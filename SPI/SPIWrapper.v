==> flow/design.v <==
module RAM #(parameter MEM_DEPTH = 256 , parameter ADDR_SIZE = 8) 
(
    input   wire  [9:0]   din,
    input   wire          rx_valid,
    input   wire          clk,
    input   wire          rst_n,
    output  reg   [7:0]   dout,
    output  reg           tx_valid    
);
reg [7:0] mem [MEM_DEPTH-1:0];
reg [ADDR_SIZE-1:0] addr;
always @(posedge clk) 
begin
    if(~rst_n)
    begin
        dout <= 8'b0;
        tx_valid <= 1'b0;
        addr <= 'b0;
    end
    else
    begin
        if (rx_valid)
        begin
            case(din[9:8])
            2'b00:  
            begin
                addr <= din[7:0];
                tx_valid <= 1'b0;
            end
            2'b01:  
            begin
                mem[addr] <= din[7:0];
                tx_valid <= 1'b0;
            end
            2'b10:  
            begin
                addr <= din[7:0];
                tx_valid <= 1'b0;
            end
            2'b11:  
            begin
                dout <= mem[addr];
                tx_valid <= 1'b1;
            end
            endcase
        end
    end 
end
endmodule
module SPI
(
    input   wire            MOSI,
    input   wire            SS_n,
    input   wire            clk,
    input   wire            rst_n,
    input   wire    [7:0]   tx_data,
    input   wire            tx_valid,
    output  reg             MISO,
    output  reg     [9:0]   rx_data,
    output  reg             rx_valid   
);
reg         flag_add;
reg [3:0]   counter1;
reg [3:0]   counter2;
(* fsm_encoding = "one_hot" *)
reg [2:0]   current_state,next_state;
parameter IDLE = 3'b000;
parameter CHK_CMD = 3'b001;
parameter WRITE = 3'b011;
parameter READ_ADD = 3'b101;
parameter READ_DATA = 3'b111;
always @(posedge clk) 
begin
    if(~rst_n)
        current_state <= IDLE;
    else
        current_state <= next_state;
end
always@(*)
begin
    case (current_state)
    IDLE:
    begin
        if(~SS_n)
            next_state = CHK_CMD;
        else
            next_state = IDLE;
    end
    CHK_CMD:
    begin
        if(~MOSI && !SS_n)
            next_state = WRITE ;
        else if( MOSI && !SS_n && flag_add)  
            next_state = READ_ADD;
        else if( MOSI && !SS_n && !flag_add)
            next_state = READ_DATA;
        else
            next_state = IDLE;
    end
    WRITE:
    begin
        if(~SS_n)
            next_state = WRITE;
        else
            next_state = IDLE;
    end
    READ_ADD:
    begin
        if(~SS_n)
            next_state = READ_ADD;
        else
            next_state = IDLE;
    end
    READ_DATA:
    begin
        if(~SS_n)
            next_state = READ_DATA;
        else
            next_state = IDLE;
    end
    default: next_state = IDLE;
    endcase
end
always@(posedge clk)
begin
    if(~rst_n)
    begin
        rx_data <= 10'b0;
        rx_valid <= 1'b0;
        MISO <= 1'b0;
        counter1<=4'b0;
        counter2<=4'b1000;
        flag_add <= 1'b1;
    end
    else
    begin
        case(current_state)
        IDLE:
        begin
            rx_data <= 10'b0;
            rx_valid <= 1'b0;
            MISO <= 1'b0;
        end
        CHK_CMD:
        begin
            rx_data <= 10'b0;
            rx_valid <= 1'b0;
            MISO <= 1'b0;
        end
        WRITE:
        begin
            if(counter1 < 4'b1010)
            begin
            rx_valid <= 1'b0;
            rx_data <= {rx_data[8:0],MOSI};
            counter1 <= counter1 + 1;
            end
            if(counter1 == 4'b1010)
            begin
                rx_valid <= 1'b1;
                MISO <= 1'b0;
                counter1 <= 4'b0;
            end
        end
        READ_ADD:  
        begin
            if(counter1 < 4'b1010)
            begin
            rx_valid <= 1'b0;
            rx_data <= {rx_data[8:0],MOSI};
            counter1 <= counter1 + 1;
            end
            if(counter1 == 4'b1010)
            begin
                rx_valid <= 1'b1;
                MISO <= 1'b0;
                counter1 <= 4'b0;
                flag_add <= 1'b0;
            end
        end
        READ_DATA: 
        begin
            if (counter1 < 4'b1010)
            begin
            rx_valid <= 1'b0;
            rx_data <= {rx_data[8:0],MOSI};
            counter1 <= counter1 + 1;
            end
            if(counter1 == 4'b1001)
            begin
                rx_valid <= 1'b1;
                MISO <= 1'b0;
                counter1 <= 4'b0;
            end
            if (tx_valid && counter2 > 4'b0)
            begin
                MISO <= tx_data[counter2-1];
                counter2 <= counter2 - 1 ;
            end
            if(counter2 == 4'b0)
            begin
                counter2 <= 4'b1000;
                flag_add <= 1'b1;
            end
        end
        endcase
    end
end
endmodule
module SPIWrapper
(
    input   wire    MOSI,
    input   wire    SS_n,
    input   wire    clk,
    input   wire    rst_n,
    output  wire    MISO 
);
parameter MEM_DEPTH = 256;
parameter ADDR_SIZE = 8;
wire    [9:0]   rx_dataa;
wire            rx_validd;
wire    [7:0]   tx_dataa;
wire            tx_validd;
SPI SPIbLock
(
    .MOSI(MOSI),
    .SS_n(SS_n),
    .clk(clk),
    .rst_n(rst_n),
    .tx_data(tx_dataa),
    .tx_valid(tx_validd),
    .MISO(MISO),
    .rx_data(rx_dataa),
    .rx_valid(rx_validd)   
);
RAM #(.MEM_DEPTH(MEM_DEPTH),.ADDR_SIZE(ADDR_SIZE)) RAMblock
(
    .din(rx_dataa),
    .rx_valid(rx_validd),
    .clk(clk),
    .rst_n(rst_n),
    .dout(tx_dataa),
    .tx_valid(tx_validd)    
);
endmodule
**Step by step through the tools: SPIWrapper**

What the tools print for SPIWrapper, step after step.
Lines are those of the file above, counted from 1.
Cell names lack the library's common part.
Not given: -

- Design top: SPIWrapper
- Clock: clk
- Library: sky130hd
- Library corner: tt_025C_1v80

**Elaborated design**

Yosys after proc, flatten, opt, wreduce and memory -nomap, before mapping. Memory bits, and registers merged into a memory's read port (data or address), are not among the register bits. Print and check cells are not counted.
Yosys's memory passes give these memory sizes; they may raise the number of words (mostly to a power of two), join words into wider ones and drop unused or constant bits.

- Output and inout bits: 1
- Elaborated cells: 93
- Bits in registers: 33
- Input bits: 4
- Memories kept: 1
- Bits in writable memories: 2,048
- Word width x clocked read ports: 8

Memories:

| memory | depth | width | rd ports | write ports | line | source |
|---|---|---|---|---|---|---|
| RAMblock.mem | 256 | 8 | 1 | 1 | 10 | `reg [7:0] mem [MEM_DEPTH-1:0];` |

- Magnitude comparators: 2
- Add/sub/neg operators: 2
- Equality and inequality tests: 14
- Multiplexer cells: 36
- Bitwise logic cells: 1
- Reduce/logical cells: 27
- Shift operators: 1

Operator list:

| operator | count |
|---|---|
| 8-bit two-way mux | 6 |
| 8-bit by 32-bit variable part select with 1-bit output | 1 |
| 10-bit parallel mux with 2-bit select | 1 |
| 4-bit two-way mux | 5 |
| 3-bit parallel mux with 5-bit select | 1 |
| 3-bit two-way mux | 5 |
| 10-bit two-way mux | 1 |
| 1-bit two-way mux | 10 |
| 3-bit OR reduction | 3 |
| 2-bit by 1-bit != test with 1-bit output with constant B | 4 |
| 2-bit AND reduction | 4 |
| 4-bit == test with constant B | 2 |
| 4-bit parallel mux with 2-bit select | 1 |
| 2-bit OR reduction | 3 |
| 3-bit == test with constant B | 2 |
| 3-bit AND reduction | 2 |
| 1-bit parallel mux with 3-bit select | 2 |
| 1-bit parallel mux with 2-bit select | 3 |
| 1-bit logical AND | 5 |
| 4-bit by 1-bit subtractor with 5-bit output with constant B | 1 |
| 2-bit == test with constant B | 2 |
| 2-bit nonzero test | 2 |
| 4-bit by 1-bit adder with 4-bit output with constant B | 1 |
| 4-bit by 1-bit greater-than comparator with 1-bit output with constant B | 1 |
| 4-bit < comparator with constant B | 1 |
| 4-bit logical NOT | 1 |
| 4-bit nonzero test | 1 |
| 1-bit logical NOT | 3 |

Not listed: further kinds 9, cells in them 9.

**Logic depth**

Depth = most cells in a row (Yosys ltp): at word level without a register or memory, in the mapped netlist without a sequential cell, where the memories' decode and read muxes count.

- Depth after elaboration: 7
- ABC_AREA: 0
- Depth in mapped cells: 13
- Depth with buffers taken out: 7

**Synthesis result**

Yosys stat after the flow's synthesis: flattened, memories mapped to cells. It holds for the ABC_AREA given above (unset counts as 0); a run with the other value may have another netlist.
The area totals of this step are shown rounded.

- Cell count: 3,923
- Flip-flops: 2,091
- Buffers: 235
- Cell area after synthesis: 0.08145 mm^2

Cells by type:

| cell type | count | area in all (um^2) |
|---|---|---|
| edfxtp_1 | 2,048 | 6.15E+04 |
| mux4_2 | 481 | 1.08E+04 |
| mux2i_1 | 134 | 1.34E+03 |
| nor2_1 | 321 | 1.2E+03 |
| dfxtp_1 | 43 | 860.826 |
| nand2_1 | 148 | 555.533 |
| mux4_1 | 18 | 472.954 |
| a22oi_1 | 55 | 412.896 |
| buf_2 | 80 | 400.384 |
| o22ai_1 | 59 | 369.104 |
| buf_4 | 45 | 337.824 |
| clkbuf_1 | 75 | 281.52 |
| nand3_1 | 48 | 240.23 |
| buf_6 | 20 | 225.216 |
| nor2b_1 | 32 | 200.192 |
| o21ai_0 | 39 | 195.187 |
| nand4_1 | 27 | 168.912 |
| a32oi_1 | 18 | 157.651 |

Not listed: further types 51, cells in them 232.
By module: a second synthesis without flattening, with its own total; a netlist apart from the flattened one above.

- Cell total of the unflattened synthesis: 3,900
- Area total of the unflattened synthesis: 0.08168 mm^2

Each row is one instance without its submodules.

Modules:

| module | cells | area (mm^2) | times used |
|---|---|---|---|
| RAM | 3,758 | 0.08039 | 1 |
| SPI | 142 | 0.001289 | 1 |
| SPIWrapper | 0 | 0 | 1 |

**Worst setup path after synthesis**

Path of least setup slack by OpenSTA after synthesis, without wires, with an ideal clock, recovery checks aside; 20% of the period is set as input and as output delay. Where synthesis merged equal registers, the netlist keeps one of their names.

- Kind: register -> register
- From: reg SPIbLock.rx_data[0]
- To: mem RAMblock.mem[0][0]
- Arrival time: 3.428 ns
- Period: 5.77 ns
- Library setup time: 0.862 ns
- Stages on the path: 1
- Path buffers: 0
- Path slack: 1.480 ns
- Data required time: 4.908 ns
- Path delay: 4.290 ns
- Synthesis period reached: 4.29 ns

"path delay" = arrival - input delay + setup time.
"stages on the path": output pins that drive a net of the path, with the launching flip-flop's if there is one; two outputs of one cell count as two.
"synthesis period reached" is the clock period less the worst setup slack; recovery checks do not enter. This is arithmetic on one report: input and output delays are still those of the set period (20% each).
The rows between start and end are the longest chain of elaborated cells between them; the timing report does not say that the signal goes this way. Where chains are equally long, one stands for them.
Each line given opens the expression or statement behind the cell; cells for indexed reads and writes are added by Yosys, which also makes memories of some case tables.
A register here has more assigning lines than the two given.

- Cells stage by stage: dfxtp_1
- Cells in the longest elaborated chain: 3
- Elaborated cells on any way between the ends: 3
- RTL lines with such cells: 3
- Classes of those cells: 3 x mux

Ends and longest elaborated chain, after synthesis:

| what | line | source |
|---|---|---|
| start: declaration | 59 | `output  reg     [9:0]   rx_data,` |
| start: assignment | 155 | `rx_data <= {rx_data[8:0],MOSI};` |
| start: assignment | 170 | `rx_data <= {rx_data[8:0],MOSI};` |
| 8-bit two-way mux | 24 | `case(din[9:8])` |
| 8-bit two-way mux | 22 | `if (rx_valid)` |
| 8-bit two-way mux | 14 | `if(~rst_n)` |
| end: declaration | 10 | `reg [7:0] mem [MEM_DEPTH-1:0];` |

**Timing after layout**

Path of least setup slack in the final report of run A (OpenROAD, finished layout, wires in). Where an end is a register, its clock arrival counts in the times.

- Kind: register -> register
- From: reg RAMblock.addr[1]
- To: reg RAMblock.dout[4]
- Library setup time: 0.16 ns
- Arrival time: 5.51 ns
- Stages on the path: 11
- Path buffers: 3
- Period: 8.77 ns
- Path slack: 3.99 ns
- Data required time: 9.49 ns

A register here has more assigning lines than the two given.

- Cells stage by stage: dfxtp_4 buf_4 buf_12 mux4_2 mux2i_1 nor3_2 buf_4 a211oi_1 nand3_1 nor3_1 a41oi_1

Ends and longest elaborated chain, after layout:

| what | line | source |
|---|---|---|
| start: declaration | 11 | `reg [ADDR_SIZE-1:0] addr;` |
| start: assignment | 27 | `addr <= din[7:0];` |
| start: assignment | 37 | `addr <= din[7:0];` |
| end: declaration | 7 | `output  reg   [7:0]   dout,` |

No chain of elaborated cells between the ends is given.

Stored flow runs of SPIWrapper (2 of them; Yosys, OpenROAD, sky130hd). They differ in their settings and are not a sequence. Constraints: input delay and output delay 20% of the set period each, output load 0.01 pF.
"achieved period" = clock period - worst setup slack. The figure is calculated, with input and output delays left at 20% of the set period.
"time used up by the worst setup path" means the part of the period allowed to the worst setup path (the constraints hold back 20% at inputs and 20% at outputs) less its slack; where the path has registers, the arrival times of their clocks count too.
"total power of the final layout": no workload was simulated; the value follows from the tool's default switching activity.
The results are shown rounded.

### Run A

Settings: `period_ns=8.77`, `CORE_UTILIZATION=22`, `SETUP_SLACK_MARGIN=0.18`, `PLACE_DENSITY_LB_ADDON=0.11`, `CORE_ASPECT_RATIO=1.45`, `CORE_MARGIN=4`, `CELL_PAD_IN_SITES_GLOBAL_PLACEMENT=3`, `CELL_PAD_IN_SITES_DETAIL_PLACEMENT=2`, `GPL_TIMING_DRIVEN=1`, `GPL_ROUTABILITY_DRIVEN=1`, `SLEW_MARGIN=15`, `MIN_ROUTING_LAYER=met1`, `CAP_MARGIN=20`

- Mapped cell area after synthesis: 0.08145 mm^2
- Die size: 0.3802 mm^2
- Standard-cell area of the final layout: 0.0947 mm^2
- Final utilization: 25.7 %
- Worst setup slack after layout: 3.990 ns
- Setup total negative slack: 0.000 ns
- Total power of the final layout: 20,390 uW
- Achieved period: 4.780 ns
- Time used up by the worst setup path: 4.78 ns
- Worst setup path kind: register -> register

### Run B

Settings: `period_ns=5.76`, `CORE_UTILIZATION=21`, `SETUP_SLACK_MARGIN=0.12`, `PLACE_DENSITY_LB_ADDON=0.25`, `CORE_ASPECT_RATIO=0.85`, `CELL_PAD_IN_SITES_GLOBAL_PLACEMENT=1`, `CELL_PAD_IN_SITES_DETAIL_PLACEMENT=0`, `ABC_AREA=0`, `CTS_CLUSTER_DIAMETER=295`, `CAP_MARGIN=20`, `CORE_MARGIN=2`, `SLEW_MARGIN=20`

- Mapped cell area after synthesis: 0.08145 mm^2
- Die size: 0.3929 mm^2
- Standard-cell area of the final layout: 0.09477 mm^2
- Final utilization: 24.6 %
- Worst setup slack after layout: 1.444 ns
- Setup total negative slack: 0.000 ns
- Total power of the final layout: 30,280 uW
- Achieved period: 4.316 ns
- Time used up by the worst setup path: 4.32 ns
- Worst setup path kind: register -> register
